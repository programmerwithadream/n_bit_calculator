==> flow/design.v <==
module keypad_scanner(
	output [3:0] rawKey,
	output [1:0] keyType,
	output bp,
	output [3:0] col,
	input [3:0] row,
	input clk
);
logic [31:0] counter;
logic [3:0] onehot;
logic [1:0] columnNumber;
logic [2:0] bpCounter;
always_ff @(posedge clk)
begin
	if (bpCounter != 0)
	begin
		if (bpCounter != 3'b111 | row == 4'b1111)
		begin
			bpCounter <= bpCounter + 1;
			bp <= 0;
		end
	end
	else
	begin
		if (row == 4'b1111)
		begin
			columnNumber <= columnNumber + 1;
			case (columnNumber)
			0: onehot <= 4'b0111;
			1: onehot <= 4'b1011;
			2: onehot <= 4'b1101;
			3: onehot <= 4'b1110;
			endcase
		end
		else
		begin
			bp <= 1;
			bpCounter <= bpCounter + 1;
		end
	end
end 
assign col = onehot;
always_comb begin
	if (row != 4'b1111)
	begin
		case (columnNumber)
			0:
			begin
				if (row[0] == 0)
				begin
					rawKey = 14;
				end
				else if (row[1] == 0)
				begin
					rawKey = 7;
				end
				else if (row[2] == 0)
				begin
					rawKey = 4;
				end
				else
				begin
					rawKey = 1;
				end
			end
			3:
			begin
				if (row[0] == 0)
				begin
					rawKey = 0;
				end
				else if (row[1] == 0)
				begin
					rawKey = 8;
				end
				else if (row[2] == 0)
				begin
					rawKey = 5;
				end
				else
				begin
					rawKey = 2;
				end
			end
			2:
			begin
				if (row[0] == 0)
				begin
					rawKey = 15;
				end
				else if (row[1] == 0)
				begin
					rawKey = 9;
				end
				else if (row[2] == 0)
				begin
					rawKey = 6;
				end
				else
				begin
					rawKey = 3;
				end
			end
			1:
			begin
				if (row[0] == 0)
				begin
					rawKey = 13;
				end
				else if (row[1] == 0)
				begin
					rawKey = 12;
				end
				else if (row[2] == 0)
				begin
					rawKey = 11;
				end
				else
				begin
					rawKey = 10;
				end
			end
		endcase
	end
	else
	begin
		rawKey = 0;
	end
end
assign keyType[1] = rawKey[3]&rawKey[2]&rawKey[1];
assign keyType[0] = rawKey[3]&rawKey[2]&~rawKey[1] | rawKey[3]&rawKey[1]&rawKey[0] | rawKey[3]&~rawKey[2]&rawKey[1];
endmodule
# --- From RTL to reports: keypad_scanner ---
# The steps from the RTL of keypad_scanner to its reports follow in flow order.
# Lines are those of the file above, counted from 1.
setup:
  top_module: "keypad_scanner"
  clock_port: "clk"
  lib: "sky130hd"
  pvt_corner: "tt_025C_1v80"

# --- After elaboration ---
# Yosys after proc, flatten, opt, wreduce and memory -nomap, before mapping. Memory bits, and registers merged into a memory's read port (data or address), are not among the register bits. Print and check cells are not counted. Equal cells are merged and count once.
classes:
  equal: 8
  n_addsub: 2
  bitwise: 13
  n_reduce_logical: 4
  mux: 21
op_table:
  columns: ["cell", "count"]
  rows:
  - ["parallel mux 4 bit (select 4 bit)", 2]
  - ["2-to-1 mux 3 bit", 9]
  - ["2-to-1 mux 4 bit", 6]
  - ["AND 1 bit", 7]
  - ["== test 2 bit (second input constant)", 2]
  - ["AND reduction 2 bit", 2]
  - ["== test 4 bit (second input constant)", 1]
  - ["!= test 4 bit (second input constant)", 1]
  - ["2-to-1 mux 1 bit", 4]
  - ["OR 1 bit", 3]
  - ["inverter 1 bit", 3]
  - ["adder 3 x 1 -> 3 bit (second input constant)", 1]
  - ["!= test 3 bit (second input constant)", 1]
  - ["nonzero test 3 bit", 1]
  - ["adder 2 x 1 -> 2 bit (second input constant)", 1]
  - ["== test 2 x 1 -> 1 bit (second input constant)", 1]
  - ["!= test 2 x 1 -> 1 bit (second input constant)", 1]
  - ["!= test 2 bit (second input constant)", 1]
  - ["logical NOT 2 bit", 1]
word_totals:
  regBits: 10
  word_cells: 52
  in_bits: 5
  out_inout_bits: 11

# --- Logic depth ---
# Depth = most cells in a row (Yosys ltp): at word level without a register or memory, in the mapped netlist without a sequential cell, where the memories' decode and read muxes count.
logic_depth:
  ltp_word: 9
  ABC_AREA: 0
  ltp_mapped: 7
  depth_no_buf: 7

# --- After synthesis ---
# The flow's flattened synthesis, as Yosys stat reports it; memories are mapped. The netlist is that of the ABC_AREA named above (0 if unset); the other value can give another one.
by_type:
  columns: ["cell_type", "count", "type_area_um2"]
  rows:
  - ["sky130_fd_sc_hd__edfxtp_1", 10, 300.288]
  - ["sky130_fd_sc_hd__ha_1", 10, 125.12]
  - ["sky130_fd_sc_hd__inv_1", 15, 56.304]
  - ["sky130_fd_sc_hd__a21oi_1", 5, 25.024]
  - ["sky130_fd_sc_hd__nor2_1", 5, 18.768]
  - ["sky130_fd_sc_hd__a41oi_2", 1, 16.266]
  - ["sky130_fd_sc_hd__nand2_1", 4, 15.014]
  - ["sky130_fd_sc_hd__nor3_1", 3, 15.014]
  - ["sky130_fd_sc_hd__o21ai_0", 3, 15.014]
  - ["sky130_fd_sc_hd__a211oi_2", 1, 12.512]
  - ["sky130_fd_sc_hd__nand4_1", 2, 12.512]
  - ["sky130_fd_sc_hd__and3_4", 1, 11.261]
  - ["sky130_fd_sc_hd__buf_6", 1, 11.261]
  - ["sky130_fd_sc_hd__nand3_1", 2, 10.01]
  - ["sky130_fd_sc_hd__a311oi_1", 1, 8.758]
  - ["sky130_fd_sc_hd__nor2b_2", 1, 8.758]
  - ["sky130_fd_sc_hd__o21ai_2", 1, 8.758]
  - ["sky130_fd_sc_hd__o221ai_1", 1, 8.758]
# Other cell types: 6; their cells: 6.
synth_totals:
  cell_count: 73
  n_buf: 1
  synth_area_um2: 723.2
  flip_flops: 10
  sequential_area_um2: 300.3

# --- Path before layout ---
# OpenSTA on the mapped netlist: ideal clock, no wires. The path of least setup slack (recovery checks aside). Input and output delay are each 20% of the period. Register names are those of the netlist, which keeps one name where synthesis merged equal registers.
synth_path:
  path_kind: "flip-flop to output port"
  from: "register columnNumber[0]"
  to: "output keyType[0]"
  required_time_ns: 1.976
  path_slack_ns: 0.309
  launch_ns: 0.000
  driving_pins: 8
  arrival_ns: 1.667
  path_buffers: 0
  clock_period_ns: 2.47
  delay_ns: 1.667
  out_delay_ns: 0.494
  synth_period_reached_ns: 2.161
# "delay_ns" = arrival - input delay + setup time.
# At an output port there is no setup time.
# "driving_pins": output pins that drive a net of the path, with the launching flip-flop's if there is one; two outputs of one cell count as two.
# "synth_period_reached_ns" is the clock period less the worst setup slack; recovery checks do not enter. This is arithmetic on one report: input and output delays are still those of the set period (20% each).
# The rows between start and end are the longest chain of elaborated cells between them; the timing report does not say that the signal goes this way. Where chains are equally long, one stands for them.
# Each line given opens the expression or statement behind the cell; cells for indexed reads and writes are added by Yosys, which also makes memories of some case tables.
synth_between:
  cell_sequence: "sky130_fd_sc_hd__edfxtp_1 -> sky130_fd_sc_hd__inv_1 -> sky130_fd_sc_hd__ha_1 -> sky130_fd_sc_hd__inv_1 -> sky130_fd_sc_hd__o21ai_0 -> sky130_fd_sc_hd__o22a_1 -> sky130_fd_sc_hd__and3_4 -> sky130_fd_sc_hd__a211oi_2"
  elab_chain_cells: 7
  cone_cells: 16
  classes_between: "eq/ne: 3; mux: 2; logic: 10; reduce/logical: 1"
synth_rtl:
  columns: ["element", "line_no", "rtl"]
  rows:
  - ["start, declared", 11, "logic [1:0] columnNumber;"]
  - ["start, assigned", 27, "columnNumber <= columnNumber + 1;"]
  - ["== test 2 x 1 -> 1 bit", 46, "case (columnNumber)"]
  - ["parallel mux 4 bit (select 4 bit)", 46, null]
  - ["2-to-1 mux 4 bit", 44, "if (row != 4'b1111)"]
  - ["inverter 1 bit", 131, "assign keyType[0] = rawKey[3]&rawKey[2]&~rawKey[1] | rawKey[3]&rawKey[1]&rawKey[0] | rawKey[3]&~rawKey[2]&rawK ..."]
  - ["AND 1 bit", 131, null]
  - ["OR 1 bit x2", 131, null]
  - ["end, declared", 3, "output [1:0] keyType,"]
# Nets of the timed path that keep an RTL name, with a line that drives or declares them; the list need not be complete.
synth_named_nets:
  columns: ["signal", "line_no"]
  rows:
  - ["rawKey[1]", 44]

# Top module keypad_scanner; platform sky130hd; tools Yosys and OpenROAD; 2 stored runs in no particular order. Input and output delays are each 20% of the period that was set; the output load is 0.01 pF.
runs:
  - name: "run A"
    settings:
      period_ns: 2.11
      CORE_UTILIZATION: 65
      SETUP_SLACK_MARGIN: 0.33
      PLACE_DENSITY_LB_ADDON: 0.12
      HOLD_SLACK_MARGIN: 0.26
      CORE_ASPECT_RATIO: 1.02
      CELL_PAD_IN_SITES_GLOBAL_PLACEMENT: 2
      ABC_AREA: 0
      CTS_CLUSTER_DIAMETER: 300
      MIN_ROUTING_LAYER: "met2"
      CAP_MARGIN: 20
      CORE_MARGIN: 2
      SLEW_MARGIN: 20
    outcome: "unfinished; error FLW-0024 in placement"
  - name: "run B"
    settings:
      period_ns: 2.82
      CORE_UTILIZATION: 69
      CORE_MARGIN: 9
      CELL_PAD_IN_SITES_GLOBAL_PLACEMENT: 3
      TNS_END_PERCENT: 90
      ABC_AREA: 1
      GPL_TIMING_DRIVEN: 1
      CAP_MARGIN: 20
      SLEW_MARGIN: 20
    outcome: "unfinished; error GPL-0301 in placement"
